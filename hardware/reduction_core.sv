==> flow/design.v <==
`default_nettype none
`timescale 1ns / 1ps
typedef enum logic [3:0] {
    TAG_LAM  = 4'h0,   
    TAG_APP  = 4'h1,   
    TAG_PI   = 4'h2,   
    TAG_SIG  = 4'h3,   
    TAG_UNI  = 4'h4,   
    TAG_FIX  = 4'h5,   
    TAG_IND  = 4'h6,   
    TAG_EQ   = 4'h7,   
    TAG_EFF  = 4'h8,   
    TAG_PRIM = 4'h9    
} xi_tag_t;
typedef enum logic [7:0] {
    PRIM_VAR        = 8'h00,
    PRIM_PRINT      = 8'h01,
    PRIM_STR_LIT    = 8'h02,
    PRIM_INT_LIT    = 8'h03,
    PRIM_INT_ADD    = 8'h10,
    PRIM_INT_SUB    = 8'h11,
    PRIM_INT_MUL    = 8'h12,
    PRIM_INT_DIV    = 8'h13,
    PRIM_INT_EQ     = 8'h20,
    PRIM_INT_LT     = 8'h21,
    PRIM_BOOL_TRUE  = 8'h30,
    PRIM_BOOL_FALSE = 8'h31
} xi_prim_t;
typedef enum logic [2:0] {
    S_IDLE    = 3'd0,
    S_FETCH   = 3'd1,
    S_DECODE  = 3'd2,
    S_MATCH   = 3'd3,
    S_REDUCE  = 3'd4,
    S_STORE   = 3'd5,
    S_DONE    = 3'd6,
    S_ERROR   = 3'd7
} state_t;
typedef struct packed {
    xi_tag_t    tag;         
    logic [3:0] arity;       
    logic [7:0] prim_op;     
    logic [7:0] effect;      
    logic [15:0] child0;     
    logic [15:0] child1;     
    logic [15:0] child2;     
    logic [63:0] data;       
} xi_node_t;                 
module xi_graph_memory #(
    parameter DEPTH = 4096,        
    parameter ADDR_W = 12          
)(
    input  wire              clk,
    input  wire              rst_n,
    input  wire              rd_en,
    input  wire [ADDR_W-1:0] rd_addr,
    output xi_node_t         rd_data,
    output reg               rd_valid,
    input  wire              wr_en,
    input  wire [ADDR_W-1:0] wr_addr,
    input  xi_node_t         wr_data
);
    xi_node_t mem [0:DEPTH-1];
    reg [ADDR_W-1:0] free_ptr;
    always_ff @(posedge clk or negedge rst_n) begin
        if (!rst_n) begin
            rd_valid <= 1'b0;
            free_ptr <= '0;
        end else begin
            rd_valid <= rd_en;
            if (rd_en)
                rd_data <= mem[rd_addr];
            if (wr_en) begin
                mem[wr_addr] <= wr_data;
                if (wr_addr >= free_ptr)
                    free_ptr <= wr_addr + 1;
            end
        end
    end
    function automatic [ADDR_W-1:0] alloc_node;
        alloc_node = free_ptr;
    endfunction
endmodule
module xi_reduction_core #(
    parameter ADDR_W = 12
)(
    input  wire              clk,
    input  wire              rst_n,
    input  wire              spark_valid,
    input  wire [ADDR_W-1:0] spark_addr,
    output wire              spark_ready,
    output wire              mem_rd_en,
    output wire [ADDR_W-1:0] mem_rd_addr,
    input  xi_node_t         mem_rd_data,
    input  wire              mem_rd_valid,
    output wire              mem_wr_en,
    output wire [ADDR_W-1:0] mem_wr_addr,
    output xi_node_t         mem_wr_data,
    output reg               result_valid,
    output reg  [ADDR_W-1:0] result_addr,
    output reg               child_spark_valid,
    output reg  [ADDR_W-1:0] child_spark_addr,
    output wire              busy,
    output reg  [31:0]       reduction_count
);
    state_t     state, next_state;
    xi_node_t   current_node;
    xi_node_t   func_node;
    xi_node_t   arg_node;
    reg [ADDR_W-1:0] current_addr;
    reg [ADDR_W-1:0] next_free;
    reg [2:0]   fetch_phase;
    assign busy = (state != S_IDLE);
    assign spark_ready = (state == S_IDLE);
    assign mem_rd_en   = (state == S_FETCH);
    assign mem_rd_addr = (fetch_phase == 0) ? current_addr :
                         (fetch_phase == 1) ? current_node.child0 :
                                              current_node.child1;
    always_ff @(posedge clk or negedge rst_n) begin
        if (!rst_n) begin
            state           <= S_IDLE;
            reduction_count <= 32'd0;
            result_valid    <= 1'b0;
            child_spark_valid <= 1'b0;
            fetch_phase     <= 3'd0;
            next_free       <= 12'd0;
        end else begin
            result_valid    <= 1'b0;
            child_spark_valid <= 1'b0;
            case (state)
                S_IDLE: begin
                    if (spark_valid) begin
                        current_addr <= spark_addr;
                        fetch_phase  <= 3'd0;
                        state        <= S_FETCH;
                    end
                end
                S_FETCH: begin
                    if (mem_rd_valid) begin
                        case (fetch_phase)
                            3'd0: begin
                                current_node <= mem_rd_data;
                                if (mem_rd_data.tag == TAG_APP) begin
                                    fetch_phase <= 3'd1;
                                end else begin
                                    state <= S_DECODE;
                                end
                            end
                            3'd1: begin
                                func_node   <= mem_rd_data;
                                fetch_phase <= 3'd2;
                            end
                            3'd2: begin
                                arg_node    <= mem_rd_data;
                                state       <= S_DECODE;
                            end
                            default: state <= S_ERROR;
                        endcase
                    end
                end
                S_DECODE: begin
                    state <= S_MATCH;
                end
                S_MATCH: begin
                    state <= S_REDUCE;
                end
                S_REDUCE: begin
                    reduction_count <= reduction_count + 1;
                    case (current_node.tag)
                        TAG_APP: begin
                            if (func_node.tag == TAG_LAM) begin
                                state <= S_STORE;
                            end
                            else if (func_node.tag == TAG_PRIM) begin
                                state <= S_STORE;
                            end
                            else begin
                                child_spark_valid <= 1'b1;
                                child_spark_addr  <= current_node.child0;
                                state <= S_IDLE;
                            end
                        end
                        TAG_FIX: begin
                            state <= S_STORE;
                        end
                        TAG_EFF: begin
                            child_spark_valid <= 1'b1;
                            child_spark_addr  <= current_node.child0;
                            state <= S_IDLE;
                        end
                        default: begin
                            result_valid <= 1'b1;
                            result_addr  <= current_addr;
                            state <= S_IDLE;
                        end
                    endcase
                end
                S_STORE: begin
                    result_valid <= 1'b1;
                    result_addr  <= current_addr;
                    state <= S_IDLE;
                end
                S_ERROR: begin
                    state <= S_ERROR;   
                end
            endcase
        end
    end
    reg          do_write;
    xi_node_t    write_node;
    reg [ADDR_W-1:0] write_addr;
    assign mem_wr_en   = do_write;
    assign mem_wr_addr = write_addr;
    assign mem_wr_data = write_node;
    always_comb begin
        do_write   = 1'b0;
        write_addr = '0;
        write_node = '0;
        if (state == S_REDUCE && current_node.tag == TAG_APP && func_node.tag == TAG_PRIM) begin
            do_write   = 1'b1;
            write_addr = current_addr;
            write_node.tag     = TAG_PRIM;
            write_node.arity   = 4'd0;
            write_node.prim_op = PRIM_INT_LIT;
            case (func_node.prim_op)
                PRIM_INT_ADD: write_node.data = $signed(arg_node.data) + $signed(current_node.data);
                PRIM_INT_SUB: write_node.data = $signed(arg_node.data) - $signed(current_node.data);
                PRIM_INT_MUL: write_node.data = $signed(arg_node.data) * $signed(current_node.data);
                default:      do_write = 1'b0;
            endcase
        end
    end
endmodule
module xi_spark_pool #(
    parameter DEPTH  = 256,
    parameter ADDR_W = 12
)(
    input  wire              clk,
    input  wire              rst_n,
    input  wire              push_valid,
    input  wire [ADDR_W-1:0] push_addr,
    output wire              push_ready,
    input  wire              pop_ready,
    output wire              pop_valid,
    output wire [ADDR_W-1:0] pop_addr,
    output wire [8:0]        count
);
    reg [ADDR_W-1:0] fifo [0:DEPTH-1];
    reg [8:0] head, tail;
    wire [8:0] fill = tail - head;
    assign count      = fill;
    assign push_ready = (fill < DEPTH);
    assign pop_valid  = (fill > 0);
    assign pop_addr   = fifo[head[7:0]];
    always_ff @(posedge clk or negedge rst_n) begin
        if (!rst_n) begin
            head <= 9'd0;
            tail <= 9'd0;
        end else begin
            if (push_valid && push_ready) begin
                fifo[tail[7:0]] <= push_addr;
                tail <= tail + 1;
            end
            if (pop_ready && pop_valid)
                head <= head + 1;
        end
    end
endmodule
module xi_top #(
    parameter GRAPH_DEPTH = 4096,
    parameter ADDR_W = 12
)(
    input  wire        clk,
    input  wire        rst_n,
    input  wire        start,
    input  wire [ADDR_W-1:0] entry_addr,
    output wire        done,
    output wire [31:0] reductions,
    output wire        error
);
    wire              spark_valid, spark_ready;
    wire [ADDR_W-1:0] spark_addr;
    wire              mem_rd_en, mem_wr_en;
    wire [ADDR_W-1:0] mem_rd_addr, mem_wr_addr;
    xi_node_t         mem_rd_data, mem_wr_data;
    wire              mem_rd_valid;
    wire              result_valid;
    wire [ADDR_W-1:0] result_addr;
    wire              child_spark_valid;
    wire [ADDR_W-1:0] child_spark_addr;
    wire              core_busy;
    xi_graph_memory #(.DEPTH(GRAPH_DEPTH)) mem_inst (
        .clk(clk), .rst_n(rst_n),
        .rd_en(mem_rd_en), .rd_addr(mem_rd_addr),
        .rd_data(mem_rd_data), .rd_valid(mem_rd_valid),
        .wr_en(mem_wr_en), .wr_addr(mem_wr_addr),
        .wr_data(mem_wr_data)
    );
    xi_reduction_core #(.ADDR_W(ADDR_W)) core_inst (
        .clk(clk), .rst_n(rst_n),
        .spark_valid(spark_valid), .spark_addr(spark_addr),
        .spark_ready(spark_ready),
        .mem_rd_en(mem_rd_en), .mem_rd_addr(mem_rd_addr),
        .mem_rd_data(mem_rd_data), .mem_rd_valid(mem_rd_valid),
        .mem_wr_en(mem_wr_en), .mem_wr_addr(mem_wr_addr),
        .mem_wr_data(mem_wr_data),
        .result_valid(result_valid), .result_addr(result_addr),
        .child_spark_valid(child_spark_valid),
        .child_spark_addr(child_spark_addr),
        .busy(core_busy),
        .reduction_count(reductions)
    );
    wire [8:0] spark_count;
    xi_spark_pool #(.ADDR_W(ADDR_W)) spark_inst (
        .clk(clk), .rst_n(rst_n),
        .push_valid(child_spark_valid),
        .push_addr(child_spark_addr),
        .push_ready(),
        .pop_ready(spark_ready),
        .pop_valid(spark_valid),
        .pop_addr(spark_addr),
        .count(spark_count)
    );
    reg started;
    always_ff @(posedge clk or negedge rst_n) begin
        if (!rst_n)
            started <= 1'b0;
        else if (start && !started)
            started <= 1'b1;
    end
    assign done  = started && !core_busy && (spark_count == 0);
    assign error = 1'b0;  
endmodule
# Reports on xi_top

What the tools print for xi_top, step after step.
Line numbers count from 1 in the design file above.
Cell names lack the library's common part.
The mark n/a stands for no value.

Top: xi_top
Clock port: clk
Standard-cell library: sky130hd
Corner: tt_025C_1v80

# Word level

Yosys after proc, flatten, opt, wreduce and memory -nomap, before mapping. Print and check cells are not counted. Equal cells are merged and count once.

$add $sub $neg: 3
Equal/unequal tests: 13
Reductions and logical operators: 16
Magnitude comparators: 1
Multiplexer cells: 8

Operators by type and width:

| kind                                                             | number |
| 32-bit by 1-bit adder with 32-bit output with constant B         | 1 |
| 3-bit parallel mux with 6-bit select                             | 1 |
| 3-bit two-way mux                                                | 5 |
| 3-bit parallel mux with 2-bit select                             | 2 |
| 1-bit by 9-bit subtractor with 9-bit output with constant A      | 1 |
| 3-bit by 2-bit equality test with 1-bit output with constant B   | 3 |
| 3-bit equality test with constant B                              | 3 |
| 9-bit by 1-bit adder with 9-bit output with constant B           | 1 |
| 9-bit by 1-bit > comparator with 1-bit output with constant B    | 1 |
| 9-bit zero test                                                  | 1 |
| 7-bit nonzero test                                               | 1 |
| 2-bit inequality test with constant B                            | 3 |
| 3-bit by 1-bit equality test with 1-bit output with constant B   | 2 |
| 3-bit zero test                                                  | 2 |
| 5-bit AND reduction                                              | 1 |
| 1-bit logical AND                                                | 4 |
| 2-bit OR reduction                                               | 2 |
| 4-bit AND reduction                                              | 1 |
| 3-bit inequality test with constant B                            | 1 |
| 3-bit nonzero test                                               | 1 |
| 1-bit zero test                                                  | 2 |
| 2-bit by 1-bit inequality test with 1-bit output with constant B | 1 |
| 2-bit nonzero test                                               | 1 |

Cells after elaboration: 47
Input bits: 15
Bits in registers: 49
Output and inout bits: 34

# Logic depth

Longest topological path by Yosys (ltp), each cell counted once; first at word level (registers and memories cut), then after technology mapping (sequential cells cut; the memories' decode and read muxes count).

Word-level depth: 5
ABC_AREA: 0
Depth in mapped cells: 6
Depth with buffers taken out: 5

# Mapped cells and area

Source: synth_stat.txt of the flow (Yosys; design flattened, memories mapped). It holds for the ABC_AREA given above (unset counts as 0); a run with the other value may have another netlist.

Cells by type:

| type     | number | total area (um^2) |
| dfrtp_1  | 48     | 1.2E+03 |
| xnor2_1  | 33     | 289.027 |
| nand4_1  | 15     | 93.84 |
| nand3_1  | 16     | 80.077 |
| and3_1   | 8      | 50.048 |
| nand2_1  | 12     | 45.043 |
| xor2_1   | 5      | 43.792 |
| ha_1     | 3      | 37.536 |
| nor2_1   | 10     | 37.536 |
| and4_1   | 4      | 35.034 |
| mux2_2   | 3      | 33.782 |
| dfstp_2  | 1      | 26.275 |
| nand4b_1 | 3      | 26.275 |
| inv_1    | 6      | 22.522 |
| and2_1   | 3      | 18.768 |
| or2_2    | 3      | 18.768 |
| nor3_4   | 1      | 16.266 |
| buf_4    | 2      | 15.014 |

Not listed: further types 22, cells in them 29.

Buffer cells: 7
Cells in the netlist: 205
Mapped flip-flops: 49
Chip area (Yosys): 2280.9 um^2
Area of sequential cells: 1227.4 um^2

The figures by module come from a second, unflattened synthesis with its own total; it is not the netlist above.

Cells (unflattened synthesis): 16166
Area (unflattened synthesis): 204041.9 um^2

Rows give one instance, submodules left out.

Modules:

| module                        | seq. area (um^2) | instances | cells | area (um^2) |
| xi_spark_pool (ADDR_W=12)     | 92698.9          | 1         | 6773  | 115544.6 |
| xi_reduction_core (ADDR_W=12) | 7128.1           | 1         | 8564  | 78918.2 |
| xi_graph_memory (DEPTH=4096)  | 4139.0           | 1         | 821   | 9510.4 |
| xi_top                        | 25.0             | 1         | 8     | 68.8 |

# Worst setup path after synthesis

Source: OpenSTA report_checks on the synthesized netlist (no wires, ideal clock, input and output delay 20% of the period each), path of least setup slack; recovery checks are left aside. Register names are those of the netlist, which keeps one name where synthesis merged equal registers.

Path type: reg2out
From: register spark_inst.head[4]
To: output port done
Arrival time: 1.441 ns
Path slack: 0.447 ns
Data required time: 1.888 ns
Driving pins on the path: 5
Launch time at the first pin: 0.000 ns
Output delay: 0.472 ns
Path buffers: 0
Clock period: 2.36 ns
Path delay: 1.441 ns
Period reached after synthesis: 1.913 ns

"path delay" = arrival - input delay + setup time.
At an output port there is no setup time.
"driving pins on the path" counts driving pins, that of a launching flip-flop among them; a cell with two outputs on the path counts twice.
"period reached after synthesis" = period - worst setup slack (recovery checks aside). The figure is calculated, with input and output delays left at 20% of the set period.
The rows between start and end are the longest chain of elaborated cells between them; the timing report does not say that the signal goes this way. Where chains are equally long, one stands for them.
Each line given opens the expression or statement behind the cell; cells for indexed reads and writes are added by Yosys, which also makes memories of some case tables.

Path through: dfrtp_1 > or4_1 > o22ai_1 > and2_1 > and3_1
Cells in the longest elaborated chain: 3
Elaborated cells between the ends (all ways): 3
RTL lines with such cells: 2
Classes of those cells: add/sub: 1; reduce/logical: 2

Ends and longest elaborated chain, post-synthesis:

| what                                        | line | RTL |
| start, declared                             | 249  | `reg [8:0] head, tail;` |
| start, assigned                             | 257  | `head <= 9'd0;` |
| start, assigned                             | 265  | `head <= head + 1;` |
| 1-bit by 9-bit subtractor with 9-bit output | 250  | `wire [8:0] fill = tail - head;` |
| 9-bit zero test                             | 331  | `assign done  = started && !core_busy && (spark_count == 0);` |
| 1-bit logical AND                           | 331  |  |
| end, declared                               | 277  | `output wire        done,` |

# Worst path after layout

From the final timing report of run 1: the path of least setup slack in the routed layout; clock arrival at registers is part of the times.

Path type: reg2out
From: register spark_inst.head[6]
To: output port done
Clock period: 1.97 ns
Path slack: -0.26 ns
Data required time: 1.58 ns
Driving pins on the path: 6
Path buffers: 1
Output delay: 0.39 ns
Arrival time: 1.83 ns
Launch time at the first pin: 0.30 ns

The rows between start and end are the longest chain of elaborated cells between them; the timing report does not say that the signal goes this way. Where chains are equally long, one stands for them.

Path through: dfrtp_1 > or4_4 > o22ai_2 > and2_4 > and3_4 > buf_6
Cells in the longest elaborated chain: 3
Elaborated cells between the ends (all ways): 3
RTL lines with such cells: 2
Classes of those cells: add/sub: 1; reduce/logical: 2

Ends and longest elaborated chain, after layout:

| what                                        | line | RTL |
| start, declared                             | 249  | `reg [8:0] head, tail;` |
| start, assigned                             | 257  | `head <= 9'd0;` |
| start, assigned                             | 265  | `head <= head + 1;` |
| 1-bit by 9-bit subtractor with 9-bit output | 250  | `wire [8:0] fill = tail - head;` |
| 9-bit zero test                             | 331  | `assign done  = started && !core_busy && (spark_count == 0);` |
| 1-bit logical AND                           | 331  |  |
| end, declared                               | 277  | `output wire        done,` |

Lab notebook: xi_top

Top module xi_top; platform sky130hd; tools Yosys and OpenROAD; 2 stored runs in no particular order. Input and output delays are each 20% of the period that was set; the output load is 0.01 pF.
"period reached" is the run's clock period less its worst setup slack. It is reckoned from that one timing run; input and output delays stay at 20% of the period that was set.
"time used up by the worst setup path" means the part of the period allowed to the worst setup path (the constraints hold back 20% at inputs and 20% at outputs) less its slack; where the path has registers, the arrival times of their clocks count too.
"power" rests on the timing tool's default activity at the inputs, not on a simulated workload.

## Run 1

==> flow/run.sh <==
#!/bin/bash
# the make line also repeats the synthesis and layout settings of config.mk as NAME=value (left out here)
make -C /OpenROAD-flow-scripts/flow DESIGN_CONFIG=/design/flow/config.mk WORK_HOME=/design/flow/orfs CLKGATE_MAP_FILE= finish
==> flow/config.mk <==
export PLATFORM = sky130hd
export DESIGN_NAME = xi_top
export DESIGN_NICKNAME = xi_top
export VERILOG_FILES = /design/flow/design.v
export SDC_FILE = /design/flow/constraint.sdc
export NUM_CORES = 4
export LEC_CHECK = 0
export CAP_MARGIN = 20
export CORE_MARGIN = 2
export CORE_UTILIZATION = 40
export SETUP_SLACK_MARGIN = 0.27
export SLEW_MARGIN = 20
==> flow/constraint.sdc <==
create_clock -name core_clock -period 1.97 [get_ports {clk}]
set_input_delay 0.3940 -clock core_clock [delete_from_list [all_inputs] [get_ports {clk}]]
set_output_delay 0.3940 -clock core_clock [all_outputs]
set_load 0.01 [all_outputs]

| result of run 1 | value |
|---|---|
| std-cell area (final layout) | 3414.5 um^2 |
| Yosys chip area after synthesis | 2280.9 um^2 |
| die area | 6322.6 um^2 |
| lowest setup slack | -0.256 ns |
| power | 1.623 mW |
| utilization of the finished layout | 0.62 |
| period reached | 2.226 ns |
| post-route setup TNS | -0.256 ns |
| time used up by the worst setup path | 1.83 ns |
| kind of the worst setup path | reg2out |

## Run 2

==> flow/run.sh <==
#!/bin/bash
# the make line also repeats the synthesis and layout settings of config.mk as NAME=value (left out here)
make -C /OpenROAD-flow-scripts/flow DESIGN_CONFIG=/design/flow/config.mk WORK_HOME=/design/flow/orfs CLKGATE_MAP_FILE= finish
==> flow/config.mk <==
export PLATFORM = sky130hd
export DESIGN_NAME = xi_top
export DESIGN_NICKNAME = xi_top
export VERILOG_FILES = /design/flow/design.v
export SDC_FILE = /design/flow/constraint.sdc
export NUM_CORES = 4
export LEC_CHECK = 0
export CAP_MARGIN = 20
export CELL_PAD_IN_SITES_GLOBAL_PLACEMENT = 3
export CORE_MARGIN = 2
export CORE_UTILIZATION = 34
export CTS_CLUSTER_DIAMETER = 211
export GPL_ROUTABILITY_DRIVEN = 1
export MIN_ROUTING_LAYER = met2
export PLACE_DENSITY_LB_ADDON = 0.19
export SLEW_MARGIN = 20
export TNS_END_PERCENT = 10
==> flow/constraint.sdc <==
create_clock -name core_clock -period 3.16 [get_ports {clk}]
set_input_delay 0.6320 -clock core_clock [delete_from_list [all_inputs] [get_ports {clk}]]
set_output_delay 0.6320 -clock core_clock [all_outputs]
set_load 0.01 [all_outputs]

| result of run 2 | value |
|---|---|
| std-cell area (final layout) | 2859.0 um^2 |
| Yosys chip area after synthesis | 2280.9 um^2 |
| die area | 7379.7 um^2 |
| lowest setup slack | 0.196 ns |
| power | 1.180 mW |
| utilization of the finished layout | 0.445 |
| period reached | 2.964 ns |
| post-route setup TNS | 0.000 ns |
| time used up by the worst setup path | 2.33 ns |
| kind of the worst setup path | reg2out |
